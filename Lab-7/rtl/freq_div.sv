==> flow/design.v <==
module freq_div (
    input logic clk,      
    input logic rst,      
    output logic clk_out  
);
    logic [16:0] count = 0;  
    always_ff @(posedge clk) begin
        if (rst) begin
            count <= 0;
            clk_out <= 0;
        end 
        else if (count == 499_99) begin
            count <= 0;
            clk_out <= ~clk_out;  
        end 
        else begin
            count <= count + 1;
        end
    end
endmodule
module freq_div_sim (
    input logic clk,       
    input logic rst,       
    output logic clk_out   
);
    logic [2:0] count = 3'b000;  
    always_ff @(posedge clk) begin
        if (rst) begin
            count <= 3'b000;
            clk_out <= 0;  
        end 
        else if (count == 3'b111) begin
            count <= 3'b000;
            clk_out <= ~clk_out;
        end 
        else begin
            count <= count + 1;
        end
    end    
endmodule
[Reports on freq_div]
What the tools print for freq_div, step after step.
Lines are those of the file above, counted from 1.
Operators: Yosys type, input widths -> output width; for muxes data width and select width s.
A cell with n/a has no value.
Design
  top module: freq_div
  clock port: clk
  library: sky130hd
  timing corner: tt_025C_1v80

[Word level]
Counts by Yosys on the flattened word-level netlist (proc, flatten, opt, wreduce; memories kept). Register bits leave out memories and registers merged into their read ports (data or address); mux counts leave out enables and synchronous resets folded into registers. Print and check cells are left out. Cells with the same type and inputs are merged into one.
Operators by class
  $add $sub $neg: 1
  $mul: 0
  divide/modulo/power cells: 0
  order comparisons: 0
  equal/unequal tests: 1
  shift operators: 0
  mux-type cells: 0
  bitwise gates (word level): 1
  reductions and logical operators: 1
Operator list (number)
  $add 17x1->17 const B: 1
  $eq 17x16->1 const B: 1
  $reduce_or 2->1: 1
  $not 1->1: 1
Word-level totals
  bits in registers: 18
  bits in latches: 0
  RAM bits: 0
  bits in read-only memories: 0
  word width x clocked read ports: 0
  memory cells: 0
  output and inout port bits: 1

[Logic depth]
Yosys ltp: most cells in a row. Word level: on the elaborated netlist, between registers, memories and ports. Mapped: between sequential cells and ports; inverters and the memories' decode and read muxes count.
Depth
  depth after elaboration: 2
  ABC_AREA: 0
  depth in mapped cells: 7

[After synthesis]
The flow's flattened synthesis, as Yosys stat reports it; memories are mapped. The netlist is that of the ABC_AREA named above (0 if unset); the other value can give another one.
Mapped netlist
  cells in the netlist: 89
  chip area (Yosys): 820.8 µm²
  sequential area: 360.3 µm²
  flip-flop cells: 18
  buffer cells: 3
Cell types
  sky130_fd_sc_hd__dfxtp_1: number 18, area in all 360.346 µm²
  sky130_fd_sc_hd__xnor2_1: number 11, area in all 96.342 µm²
  sky130_fd_sc_hd__nor2_1: number 18, area in all 67.565 µm²
  sky130_fd_sc_hd__nand3_1: number 7, area in all 35.034 µm²
  sky130_fd_sc_hd__xor2_1: number 4, area in all 35.034 µm²
  sky130_fd_sc_hd__nand4_1: number 5, area in all 31.28 µm²
  sky130_fd_sc_hd__nor4_1: number 4, area in all 25.024 µm²
  sky130_fd_sc_hd__or4bb_1: number 2, area in all 22.522 µm²
  sky130_fd_sc_hd__buf_12: number 1, area in all 20.019 µm²
  sky130_fd_sc_hd__or4_1: number 2, area in all 15.014 µm²
  sky130_fd_sc_hd__and3_1: number 2, area in all 12.512 µm²
  sky130_fd_sc_hd__ha_1: number 1, area in all 12.512 µm²
  sky130_fd_sc_hd__nor4_2: number 1, area in all 12.512 µm²
  sky130_fd_sc_hd__buf_6: number 1, area in all 11.261 µm²
  sky130_fd_sc_hd__nor3_1: number 2, area in all 10.01 µm²
  sky130_fd_sc_hd__and4_1: number 1, area in all 8.758 µm²
  sky130_fd_sc_hd__inv_1: number 2, area in all 7.507 µm²
  sky130_fd_sc_hd__nand2_1: number 2, area in all 7.507 µm²
Other cell types: 5; their cells: 5.

[Timing after synthesis]
Source: OpenSTA report_checks on the synthesized netlist (no wires, ideal clock, input and output delay 20% of the period each), path of least setup slack; recovery checks are left aside. Register names are those of the netlist, which keeps one name where synthesis merged equal registers.
Timing post-synthesis
  path type: reg-to-reg
  start: register count[0]
  end: register count[11]
  clock period: 4.02 ns
  launch time at the first pin: 0.000 ns
  data arrival time: 1.667 ns
  data required time: 3.905 ns
  path slack: 2.238 ns
  delay of the path: 1.782 ns
  stages on the path: 8
  synthesis period reached: 1.782 ns
"delay of the path" = arrival - input delay + setup time.
"stages on the path" counts driving pins, that of a launching flip-flop among them; a cell with two outputs on the path counts twice.
"synthesis period reached" = period - worst setup slack (recovery checks aside). The figure is calculated, with input and output delays left at 20% of the set period.
The rows between start and end are the longest chain of elaborated cells between them; the timing report does not say that the signal goes this way. Where chains are equally long, one stands for them.
A line is the first line of the expression or statement that the cell stems from. Yosys adds cells for indexed reads and writes and turns some case tables into memories.
A register here has more assigning lines than the two given.
Between the ends, post-synthesis
  cell sequence: sky130_fd_sc_hd__dfxtp_1 sky130_fd_sc_hd__ha_1 sky130_fd_sc_hd__or4bb_1 sky130_fd_sc_hd__nor4_2 sky130_fd_sc_hd__or2_1 sky130_fd_sc_hd__buf_6 sky130_fd_sc_hd__buf_12 sky130_fd_sc_hd__nor2_1
  cells in the longest elaborated chain: 2
  elaborated cells between the ends (all ways): 3
  source lines of those cells: 2
RTL lines, path post-synthesis
  start, declared: line 6  | logic [16:0] count = 0;
  start, assigned: line 9  | count <= 0;
  start, assigned: line 17  | count <= count + 1;
  $eq 17x16->1: line 12  | else if (count == 499_99) begin
  $reduce_or 2->1
  end, assigned: line 13  | count <= 0;
  end, assigned: line 17
  end, declared: line 6

[Path in the finished layout]
Path of least setup slack in the final report of run 1 (OpenROAD, finished layout, wires in). Where an end is a register, its clock arrival counts in the times.
Timing after layout
  path type: reg-to-reg
  start: register count[0]
  end: register count[7]
  clock period: 2.03 ns
  launch time at the first pin: 0.29 ns
  data arrival time: 1.93 ns
  data required time: 2.22 ns
  path slack: 0.29 ns
  stages on the path: 7
The rows between start and end are the longest chain of elaborated cells between them; the timing report does not say that the signal goes this way. Where chains are equally long, one stands for them.
A register here has more assigning lines than the two given.
Between the ends, after layout
  cell sequence: sky130_fd_sc_hd__dfxtp_1 sky130_fd_sc_hd__ha_1 sky130_fd_sc_hd__or4bb_1 sky130_fd_sc_hd__nor4_2 sky130_fd_sc_hd__or2_1 sky130_fd_sc_hd__buf_4 sky130_fd_sc_hd__nor2_1
  cells in the longest elaborated chain: 2
  elaborated cells between the ends (all ways): 3
  source lines of those cells: 2
RTL lines, path after layout
  start, declared: line 6  | logic [16:0] count = 0;
  start, assigned: line 9  | count <= 0;
  start, assigned: line 17  | count <= count + 1;
  $eq 17x16->1: line 12  | else if (count == 499_99) begin
  $reduce_or 2->1
  end, assigned: line 13  | count <= 0;
  end, assigned: line 17
  end, declared: line 6

==> results <==
Measured data: module freq_div, platform sky130hd, 2 stored runs of the flow under differing settings, order arbitrary. Input and output delays are each 20% of the period that was set; the output load is 0.01 pF.
By "achieved clock period (ns)" is meant the clock period of the run minus its worst setup slack. This is arithmetic on one report: input and output delays are still those of the set period (20% each).
"worst setup path time (ns)" means the part of the period allowed to the worst setup path (the constraints hold back 20% at inputs and 20% at outputs) less its slack; where the path has registers, the arrival times of their clocks count too.

settings of run 1
{
  "period_ns": 2.03,
  "SETUP_SLACK_MARGIN": -0.07,
  "CAP_MARGIN": 20,
  "CORE_MARGIN": 2,
  "CORE_UTILIZATION": 40,
  "SLEW_MARGIN": 20
}
report of run 1
yosys chip area after synthesis (um^2): 820.8
finish__design__die__area: 2430.5
finish__design__instance__area__stdcell: 883.3
finish__design__instance__utilization: 0.4549
finish__timing__setup__ws: 0.291
finish__timing__setup__tns: 0.000
achieved clock period (ns): 1.739
worst setup path time (ns): 1.74
worst setup path kind: reg-to-reg

settings of run 2
{
  "period_ns": 2.38,
  "CORE_UTILIZATION": 15,
  "SETUP_SLACK_MARGIN": -0.11,
  "PLACE_DENSITY_LB_ADDON": 0.27,
  "HOLD_SLACK_MARGIN": -0.0,
  "CELL_PAD_IN_SITES_DETAIL_PLACEMENT": 1,
  "GPL_TIMING_DRIVEN": 0,
  "SLEW_MARGIN": 0,
  "MAX_ROUTING_LAYER": "met5",
  "CAP_MARGIN": 20,
  "CORE_MARGIN": 2
}
report of run 2
yosys chip area after synthesis (um^2): 820.8
finish__design__die__area: 6079.3
finish__design__instance__area__stdcell: 969.7
finish__design__instance__utilization: 0.1863
finish__timing__setup__ws: 0.361
finish__timing__setup__tns: 0.000
achieved clock period (ns): 2.019
worst setup path time (ns): 2.02
worst setup path kind: reg-to-reg
